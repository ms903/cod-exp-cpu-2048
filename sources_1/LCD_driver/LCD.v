==> flow/design.v <==
module LCD(
    input clk_in,
    input rstn,
    input [15:0] sw_i,
    input [239:0] data_in,
    output LCD_PWR,      
    output reg LCD_CS,       
    output reg LCD_SCK,      
    output reg LCD_SDA,      
    output reg LCD_WR,       
    output reg LCD_RST,       
    output reg LCD_CLK,
    output reg render_en
);
    reg			[8:0]	reg_setxy	[12:0];
	reg			[8:0]	reg_init	[78:0];
    reg [15:0] colors [7:0];
	initial	 
		begin
			reg_setxy[0]	=	{1'b0,8'h2a};
			reg_setxy[1]	=	{1'b1,8'h00};
			reg_setxy[2]	=	{1'b1,8'h00};
			reg_setxy[3]	=	{1'b1,8'h00};
			reg_setxy[4]	=	{1'b1,8'hEF};
			reg_setxy[5]	=	{1'b0,8'h2b};
			reg_setxy[6]	=	{1'b1,8'h00};
			reg_setxy[7]	=	{1'b1,8'h00};
			reg_setxy[8]	=	{1'b1,8'h00};
			reg_setxy[9]	=	{1'b1,8'hEF};
			reg_setxy[10]	=	{1'b0,8'h29};
			reg_setxy[11]	=	{1'b0,8'h2c};
		end
	initial	 
		begin
            reg_init[0] =  {1'b0, 8'h11 };	   
            reg_init[1] =  {1'b0, 8'hCF  };
            reg_init[2] =  {1'b1, 8'h00  };
            reg_init[3] =  {1'b1, 8'hC1  };
            reg_init[4] =  {1'b1, 8'h30  };
            reg_init[5] =  {1'b0, 8'hED };
            reg_init[6] =  {1'b1, 8'h64 };
            reg_init[7] =  {1'b1, 8'h03 };
            reg_init[8] =  {1'b1, 8'h12 };
            reg_init[9] =  {1'b1, 8'h81 };
            reg_init[10] =  {1'b0, 8'hE8 };
            reg_init[11] =  {1'b1, 8'h85 };
            reg_init[12] =  {1'b1, 8'h10 };
            reg_init[13] =  {1'b1, 8'h78 };
            reg_init[14] =  {1'b0, 8'hCB };
            reg_init[15] =  {1'b1, 8'h39 };
            reg_init[16] =  {1'b1, 8'h2C };
            reg_init[17] =  {1'b1, 8'h00 };
            reg_init[18] =  {1'b1, 8'h34 };
            reg_init[19] =  {1'b1, 8'h02 };
            reg_init[20] =  {1'b0, 8'hF7 };
            reg_init[21] =  {1'b1, 8'h20 };
            reg_init[22] =  {1'b0, 8'hEA };
            reg_init[23] =  {1'b1, 8'h00 };
            reg_init[24] =  {1'b1, 8'h00 };
            reg_init[25] =  {1'b0, 8'hC0 };    
            reg_init[26] =  {1'b1, 8'h21 };   
            reg_init[27] =  {1'b0, 8'hC1 };    
            reg_init[28] =  {1'b1, 8'h11 };   
            reg_init[29] =  {1'b0, 8'hC5 };
            reg_init[30] =  {1'b1, 8'h2D };
            reg_init[31] =  {1'b1, 8'h33 };
            reg_init[32] =  {1'b0, 8'h36 };    
            reg_init[33] =  {1'b1, 8'h40 };   
            reg_init[34] =  {1'b0, 8'h3A};   
            reg_init[35] =  {1'b1, 8'h55}; 
            reg_init[36] =  {1'b0, 8'hB1 };
            reg_init[37] =  {1'b1, 8'h00 };
            reg_init[38] =  {1'b1, 8'h17 };
            reg_init[39] =  {1'b0, 8'hB6 };
            reg_init[40] =  {1'b1, 8'h0A };
            reg_init[41] =  {1'b1, 8'hA2 };
            reg_init[42] =  {1'b0, 8'hF6};    			
            reg_init[43] =  {1'b1, 8'h01}; 
            reg_init[44] =  {1'b1, 8'h30}; 
            reg_init[45] =  {1'b0, 8'hF2 };
            reg_init[46] =  {1'b1, 8'h00 };
            reg_init[47] =  {1'b0, 8'h26 };
            reg_init[48] =  {1'b1, 8'h01 };
            reg_init[49] =  {1'b0, 8'he0};  
            reg_init[50] =  {1'b1, 8'hd0};         
            reg_init[51] =  {1'b1, 8'h00}; 
            reg_init[52] =  {1'b1, 8'h02}; 
            reg_init[53] =  {1'b1, 8'h07}; 
            reg_init[54] =  {1'b1, 8'h0b}; 
            reg_init[55] =  {1'b1, 8'h1a}; 
            reg_init[56] =  {1'b1, 8'h31}; 
            reg_init[57] =  {1'b1, 8'h54}; 
            reg_init[58] =  {1'b1, 8'h40}; 
            reg_init[59] =  {1'b1, 8'h29}; 
            reg_init[60] =  {1'b1, 8'h12}; 
            reg_init[61] =  {1'b1, 8'h12}; 
            reg_init[62] =  {1'b1, 8'h12}; 
            reg_init[63] =  {1'b1, 8'h17};
            reg_init[64] =  {1'b0, 8'he1};  
            reg_init[65] =  {1'b1, 8'hd0}; 
            reg_init[66] =  {1'b1, 8'h00}; 
            reg_init[67] =  {1'b1, 8'h02}; 
            reg_init[68] =  {1'b1, 8'h07}; 
            reg_init[69] =  {1'b1, 8'h05}; 
            reg_init[70] =  {1'b1, 8'h25}; 
            reg_init[71] =  {1'b1, 8'h2d}; 
            reg_init[72] =  {1'b1, 8'h44}; 
            reg_init[73] =  {1'b1, 8'h45}; 
            reg_init[74] =  {1'b1, 8'h1c}; 
            reg_init[75] =  {1'b1, 8'h18}; 
            reg_init[76] =  {1'b1, 8'h16}; 
            reg_init[77] =  {1'b1, 8'h1c}; 
            reg_init[78] =  {1'b1, 8'h1d}; 
            colors[0] = 16'hFDB8;
            colors[1] = 16'h4810;
            colors[2] = 16'h001f;
            colors[3] = 16'h0410;
            colors[4] = 16'hFEA0;
            colors[5] = 16'hf410;
            colors[6] = 16'h8410;
            colors[7] = 16'hffff;
		end
    wire clk, clk_data, clk_trans;
    reg [31:0] clkdiv;
    reg [2:0] status;
    reg [2:0] status_ret;        
    reg [20:0] delay_ticks;
    reg [6:0] cnt;
    reg [8:0] data_write;
    reg [4:0] cnt_write;
    reg [31:0] cnt_delay;
    reg [4:0] cnt_init;
    reg [4:0] cnt_scan;
    reg high_half;
    reg [15:0] cnt_x;
    reg [15:0] cnt_y;
    reg [2:0] color_type;
    reg [240 - 1: 0] mask;
    always @(posedge clk_in or negedge rstn) begin
        if(~rstn)begin
            clkdiv <= 32'b0;
        end
        else clkdiv <= clkdiv + 1'b1;
    end
    assign clk = clk_in;
    always @ (posedge clk or negedge rstn) begin
        if(!rstn) begin
            status <= 3'b000;
        end
        else begin 
            case(status)
                3'b000: begin
                    mask <= {5'b1, 235'b0};
                    color_type <= 3'b0;
                    cnt_x <= 16'b0;
                    cnt_y <= 16'b0;
                    cnt_delay <= 32'b0;
                    cnt_write <= 5'b0;
                    data_write <= 9'b0;
                    cnt <= 7'b0;
                    cnt_init <= 5'b0;
                    cnt_scan <= 5'b0;
                    delay_ticks <= 21'b0;        
                    high_half <= 1'b1;
                    status <= 3'b001;
                    status_ret <= 3'b000;
                end
                3'b001: begin
                    case(cnt_init)
                        5'b00000: begin LCD_RST <= 1'b0; cnt_init <= cnt_init + 1'b1; end                            
                        5'b00001: begin delay_ticks <= 21'd1000; status <= 3'b100; status_ret <= 3'b001; cnt_init <= cnt_init + 1'b1; end          
                        5'b00010: begin LCD_RST <= 1'b1; cnt_init <= cnt_init + 1'b1; end                            
                        5'b00011: begin delay_ticks <= 21'd1000; status <= 3'b100; status_ret <= 3'b001; cnt_init <= cnt_init + 1'b1; end          
                        5'b00100: begin 
                                    if(cnt >= 7'd79) begin
                                        cnt <= 7'b0;                         
                                        cnt_init <= cnt_init + 1'b1;         
                                    end else begin
                                        data_write <= reg_init[cnt];
                                        if(cnt == 7'b0) delay_ticks <= 21'd1000;
                                        else delay_ticks <= 21'd0;
                                        cnt <= cnt + 1'b1;
                                        status <= 3'b010;
                                        status_ret <= 3'b001;
                                    end
                                end
                        5'b00101: begin cnt_init <= 5'b00000; status <= 3'b011; end
                    endcase
                end
                3'b011: begin
                    case(cnt_scan) 
                        5'b00000: begin  
                                if(cnt >= 12) begin
                                    cnt <= 7'b0;
                                    cnt_scan <= cnt_scan + 1'b1;
                                end else begin
                                    data_write <= reg_setxy[cnt];
                                    cnt <= cnt + 1'b1;
                                    delay_ticks <= 21'd0;
                                    status <= 3'b010;
                                    status_ret <= 3'b011;
                                end
                            end
                        5'b00001: begin
                                render_en <= 1'b1;       
                                delay_ticks <= 21'd2;
                                cnt_scan <= cnt_scan + 1'b1;
                                status <= 3'b100;
                                status_ret <= 3'b011;
                            end
                        5'b00010: begin
                                if(cnt_y >= 16'd480) begin
                                    cnt_y <= 16'b0;
                                    cnt_x <= cnt_x + 1'b1;
                                    if(cnt_x >= 16'd239) begin
                                        cnt_x <= 16'b0;
                                    end
                                    render_en <= 1'b1;       
                                    delay_ticks <= 21'd2;
                                    status <= 3'b100;
                                    status_ret <= 3'b011;
                                end else begin
                                    render_en <= 1'b0;
                                    if(high_half) data_write <= {1'b1, {data_in[cnt_y[15:1]] ? 8'hf4 : 8'h00}};
                                    else data_write <= {1'b1, {data_in[cnt_y[15:1]] ? 8'h10 : 8'h00}};
                                    high_half <= ~high_half;
                                    cnt_y <= cnt_y + 1'b1;
                                    delay_ticks <= 21'd0;
                                    status <= 3'b010;
                                    status_ret <= 3'b011;
                                end
                            end
                        default: begin status <= 3'b000; end
                    endcase
                end
                3'b010: begin
                    if(cnt_write >= 5'd17) cnt_write <= 5'b0;
                    else cnt_write <= cnt_write + 1'b1;
                    case(cnt_write)
                        5'b00000: begin LCD_WR <= data_write[8]; LCD_CS <= 1'b0; end
                        5'b00001: begin LCD_SCK <= 1'b0; LCD_SDA <= data_write[7]; end
                        5'b00010: begin LCD_SCK <= 1'b1;  end
                        5'b00011: begin LCD_SCK <= 1'b0; LCD_SDA <= data_write[6]; end
                        5'b00100: begin LCD_SCK <= 1'b1;  end
                        5'b00101: begin LCD_SCK <= 1'b0; LCD_SDA <= data_write[5]; end
                        5'b00110: begin LCD_SCK <= 1'b1;  end
                        5'b00111: begin LCD_SCK <= 1'b0; LCD_SDA <= data_write[4]; end
                        5'b01000: begin LCD_SCK <= 1'b1;  end
                        5'b01001: begin LCD_SCK <= 1'b0; LCD_SDA <= data_write[3]; end
                        5'b01010: begin LCD_SCK <= 1'b1;  end
                        5'b01011: begin LCD_SCK <= 1'b0; LCD_SDA <= data_write[2]; end
                        5'b01100: begin LCD_SCK <= 1'b1;  end
                        5'b01101: begin LCD_SCK <= 1'b0; LCD_SDA <= data_write[1]; end
                        5'b01110: begin LCD_SCK <= 1'b1;  end
                        5'b01111: begin LCD_SCK <= 1'b0; LCD_SDA <= data_write[0]; end
                        5'b10000: begin LCD_SCK <= 1'b1;  end
                        5'b10001: begin LCD_SCK <= 1'b0; status <= 3'b100; LCD_CS <= 1'b1;end           
                        default:  begin status <= 3'b000; end
                    endcase
                end
                3'b100: begin
                    if(cnt_delay >= delay_ticks) begin
                        status <= status_ret;
                        delay_ticks <= 21'b0;
                        cnt_delay <= 32'b0;
                    end
                    else cnt_delay <= cnt_delay + 1'b1;
                end
                default: begin status <= 3'b000; end
            endcase
        end
    end
    assign LCD_PWR = 1'b1;                                                                                                                                                                            
endmodule
### From RTL to reports: LCD

The steps from the RTL of LCD to its reports follow in flow order.
Lines are those of the file above, counted from 1.
Not given: -

| set-up | value |
|---|---|
| top | LCD |
| clock input | clk_in |
| library | sky130hd |
| corner | tt_025C_1v80 |

### Word level

Yosys after proc, flatten, opt, wreduce and memory -nomap, before mapping. Print and check cells are not counted.
Memory sizes are those after Yosys's memory passes, which may raise the word count (mostly to a power of two), join words into wider ones and drop unused or constant bits.

| cells by class | value |
|---|---|
| add/sub/neg operators | 6 |
| magnitude comparators | 5 |
| equal/unequal tests | 47 |
| shift-type cells | 1 |
| mux-type cells | 59 |
| bitwise logic cells | 1 |
| reductions and logical operators | 39 |

Operator list:

| kind | number |
|---|---|
| indexed select 240 x 15 -> 1 bit | 1 |
| parallel mux 21 bit (select 4 bit) | 1 |
| parallel mux 32 bit (select 2 bit) | 1 |
| parallel mux 21 bit (select 3 bit) | 1 |
| two-way mux 21 bit | 3 |
| parallel mux 21 bit (select 2 bit) | 1 |
| equality test 5 x 4 -> 1 bit with constant B | 8 |
| parallel mux 5 bit (select 2 bit) | 4 |
| two-way mux 9 bit | 4 |
| two-way mux 7 bit | 5 |
| adder 32 x 1 -> 32 bit with constant B | 1 |
| greater-or-equal comparator 32 x 21 -> 1 bit | 1 |
| parallel mux 16 bit (select 2 bit) | 1 |
| two-way mux 32 bit | 1 |
| two-way mux 16 bit | 2 |
| equality test 5 x 3 -> 1 bit with constant B | 6 |
| inequality test 3 bit with constant B | 9 |
| parallel mux 9 bit (select 3 bit) | 1 |
| parallel mux 3 bit (select 3 bit) | 3 |
| equality test 5 x 2 -> 1 bit with constant B | 5 |
| AND reduction 3 bit | 7 |
| parallel mux 7 bit (select 3 bit) | 1 |
| two-way mux 5 bit | 4 |
| parallel mux 9 bit (select 2 bit) | 1 |
| parallel mux 3 bit (select 2 bit) | 3 |
| two-way mux 3 bit | 6 |
| OR reduction 17 bit | 1 |
| adder 16 x 1 -> 16 bit with constant B | 1 |

Other operator kinds: 39; their cells: 75.

| word-level totals | value |
|---|---|
| register bits after elaboration | 113 |
| bits in read-only memories | 815 |
| clocked read ports x word width | 17 |
| memory cells | 2 |
| input port bits | 258 |
| output and inout port bits | 8 |
| elaborated cells | 177 |

Memories:

| memory | depth | width | read ports | wr ports | line | text |
|---|---|---|---|---|---|---|
| reg_init | 79 | 9 | 1 | 0 | 16 | `reg [8:0] reg_init [78:0];` |
| reg_setxy | 13 | 8 | 1 | 0 | 15 | `reg [8:0] reg_setxy [12:0];` |

### Logic depth

Yosys ltp: most cells in a row. Word level: on the elaborated netlist, between registers, memories and ports. Mapped: between sequential cells and ports; inverters and the memories' decode and read muxes count.

| logic depth | value |
|---|---|
| word-level depth | 6 |
| ABC_AREA | 0 |
| depth in mapped cells | 16 |

### After synthesis

The flow's flattened synthesis, as Yosys stat reports it; memories are mapped. The netlist is that of the ABC_AREA named above (0 if unset); the other value can give another one.
Totals and module areas in this step are rounded.

| synthesis totals | value |
|---|---|
| cells in the netlist | 781 |
| chip area (Yosys) | 8434 um2 |
| sequential part of the area | 3078 um2 |
| mapped flip-flops | 108 |
| buffers | 66 |

Cell types:

| cell | number | area in all (um2) |
|---|---|---|
| sky130_fd_sc_hd__edfxtp_1 | 90 | 2.7E+03 |
| sky130_fd_sc_hd__mux4_2 | 74 | 1.67E+03 |
| sky130_fd_sc_hd__ha_1 | 31 | 387.872 |
| sky130_fd_sc_hd__nor2_1 | 81 | 304.042 |
| sky130_fd_sc_hd__dfxtp_1 | 15 | 300.288 |
| sky130_fd_sc_hd__nand2_1 | 55 | 206.448 |
| sky130_fd_sc_hd__a21oi_1 | 37 | 185.178 |
| sky130_fd_sc_hd__o211ai_1 | 20 | 150.144 |
| sky130_fd_sc_hd__xor2_1 | 17 | 148.893 |
| sky130_fd_sc_hd__nand3_1 | 28 | 140.134 |
| sky130_fd_sc_hd__o21ai_0 | 27 | 135.13 |
| sky130_fd_sc_hd__clkbuf_1 | 32 | 120.115 |
| sky130_fd_sc_hd__buf_2 | 22 | 110.106 |
| sky130_fd_sc_hd__mux2i_1 | 10 | 100.096 |
| sky130_fd_sc_hd__inv_1 | 24 | 90.086 |
| sky130_fd_sc_hd__xnor2_1 | 9 | 78.826 |
| sky130_fd_sc_hd__a31oi_1 | 12 | 75.072 |
| sky130_fd_sc_hd__dfrtp_1 | 3 | 75.072 |

Other cell types: 64; their cells: 194.

### Timing after synthesis

Source: OpenSTA report_checks on the synthesized netlist (no wires, ideal clock, input and output delay 20% of the period each), path of least setup slack; recovery checks are left aside. Register names are those of the netlist, which keeps one name where synthesis merged equal registers.

| path post-synthesis | value |
|---|---|
| path type | input-to-reg |
| from | in rstn |
| to | reg (name not given) |
| clock period | 4260 ps |
| input delay | 852 ps |
| setup time | 131 ps |
| launch time at the first pin | 852 ps |
| arrival | 3683 ps |
| path slack | 446 ps |
| path delay | 2962 ps |
| stages | 14 |
| buffers on the path | 3 |
| synthesis period reached | 3814 ps |

"path delay" = arrival - input delay + setup time.
"stages" counts driving pins, that of a launching flip-flop among them; a cell with two outputs on the path counts twice.
"synthesis period reached" is the clock period less the worst setup slack; recovery checks do not enter. This is arithmetic on one report: input and output delays are still those of the set period (20% each).

| between the ends, post-synthesis | value |
|---|---|
| path through | sky130_fd_sc_hd__clkbuf_1 sky130_fd_sc_hd__nand2b_1 sky130_fd_sc_hd__a221o_1 sky130_fd_sc_hd__inv_1 sky130_fd_sc_hd__mux2i_1 sky130_fd_sc_hd__inv_1 sky130_fd_sc_hd__buf_2 sky130_fd_sc_hd__ha_1 sky130_fd_sc_hd__clkbuf_1 sky130_fd_sc_hd__nand3_2 sky130_fd_sc_hd__o22ai_1 sky130_fd_sc_hd__a221o_1 sky130_fd_sc_hd__o211ai_1 sky130_fd_sc_hd__o21ai_1 |

Ends and longest elaborated chain, post-synthesis:

| element | line | text |
|---|---|---|
| from (decl) | 3 | `input rstn,` |

Chain of elaborated cells between the ends: none given.

### Worst path after layout

From the final timing report of entry B: the path of least setup slack in the routed layout; clock arrival at registers is part of the times.
The report prints the path's times to 10 ps; the period is as set.

| path post-layout | value |
|---|---|
| path type | input-to-reg |
| from | in rstn |
| to | reg (name not given) |
| clock period | 4970 ps |
| input delay | 990 ps |
| setup time | 140 ps |
| launch time at the first pin | 990 ps |
| arrival | 3910 ps |
| path slack | 1270 ps |
| stages | 12 |
| buffers on the path | 2 |

| between the ends, post-layout | value |
|---|---|
| path through | sky130_fd_sc_hd__clkdlybuf4s50_1 sky130_fd_sc_hd__nand2b_1 sky130_fd_sc_hd__a221o_1 sky130_fd_sc_hd__clkinvlp_4 sky130_fd_sc_hd__mux2i_1 sky130_fd_sc_hd__buf_4 sky130_fd_sc_hd__inv_2 sky130_fd_sc_hd__ha_1 sky130_fd_sc_hd__mux2_1 sky130_fd_sc_hd__a221o_1 sky130_fd_sc_hd__o211ai_1 sky130_fd_sc_hd__o21ai_1 |

Ends and longest elaborated chain, post-layout:

| element | line | text |
|---|---|---|
| from (decl) | 3 | `input rstn,` |

Chain of elaborated cells between the ends: none given.

Module LCD, platform sky130hd: 2 stored runs of the flow (Yosys, OpenROAD) with differing settings, in no particular order. Input and output delays are each 20% of the period that was set; the output load is 0.01 pF.
"achieved clock period": clock period set for the run, less the worst setup slack. It is reckoned from that one timing run; input and output delays stay at 20% of the period that was set.
"critical setup path time": the worst setup path's part of the clock period (all of it between registers, 20% less for each end at a port) less its slack. A launch clock that arrives late makes it longer, a capture clock that arrives late makes it shorter.
By "total power of the final layout" is meant OpenSTA's value without simulated activity: inputs other than the clock are taken to toggle once in ten clock periods, and the tool carries that through the logic.
"critical setup path time" is known to 10 ps.
Values from the reports are rounded here.
Settings: . = not set for that run.
Among the results, . means that no value is shown for the run.

| stored run | period_ns | CORE_UTILIZATION | CELL_PAD_IN_SITES_GLOBAL_PLACEMENT | CELL_PAD_IN_SITES_DETAIL_PLACEMENT | TNS_END_PERCENT | GPL_ROUTABILITY_DRIVEN | CTS_CLUSTER_SIZE | CTS_CLUSTER_DIAMETER | CAP_MARGIN | SLEW_MARGIN | MIN_ROUTING_LAYER | CORE_MARGIN | SETUP_SLACK_MARGIN | PLACE_DENSITY_LB_ADDON | GPL_TIMING_DRIVEN | MAX_ROUTING_LAYER | area of the die (um2) | standard-cell area after routing (um2) | utilization of the finished layout (%) | achieved clock period (ps) | critical setup path time (ps) | worst setup path type | total power of the final layout (µW) | total negative slack (ps) | worst hold slack in the final report (ps) | mapped cell area after synthesis (um2) | worst slack on setup checks (ps) |
|---|---|---|---|---|---|---|---|---|---|---|---|---|---|---|---|---|---|---|---|---|---|---|---|---|---|---|---|
| entry A | 6.41 | 42 | 3 | 2 | 15 | 1 | 42 | 303 | 35 | 35 | met1 | 2 | . | . | . | . | . | . | . | . | . | . | . | . | . | . | . |
| entry B | 4.97 | 24 | . | . | . | . | 74 | 292 | 20 | 20 | . | 4 | 1.2 | 0.27 | 1 | met5 | 38210 | 11740 | 33.9 | 3697 | 2700 | input-to-reg | 4891 | 0 | 450 | 8434 | 1273 |

Entry A: no final report: placement broke off with GPL-0301
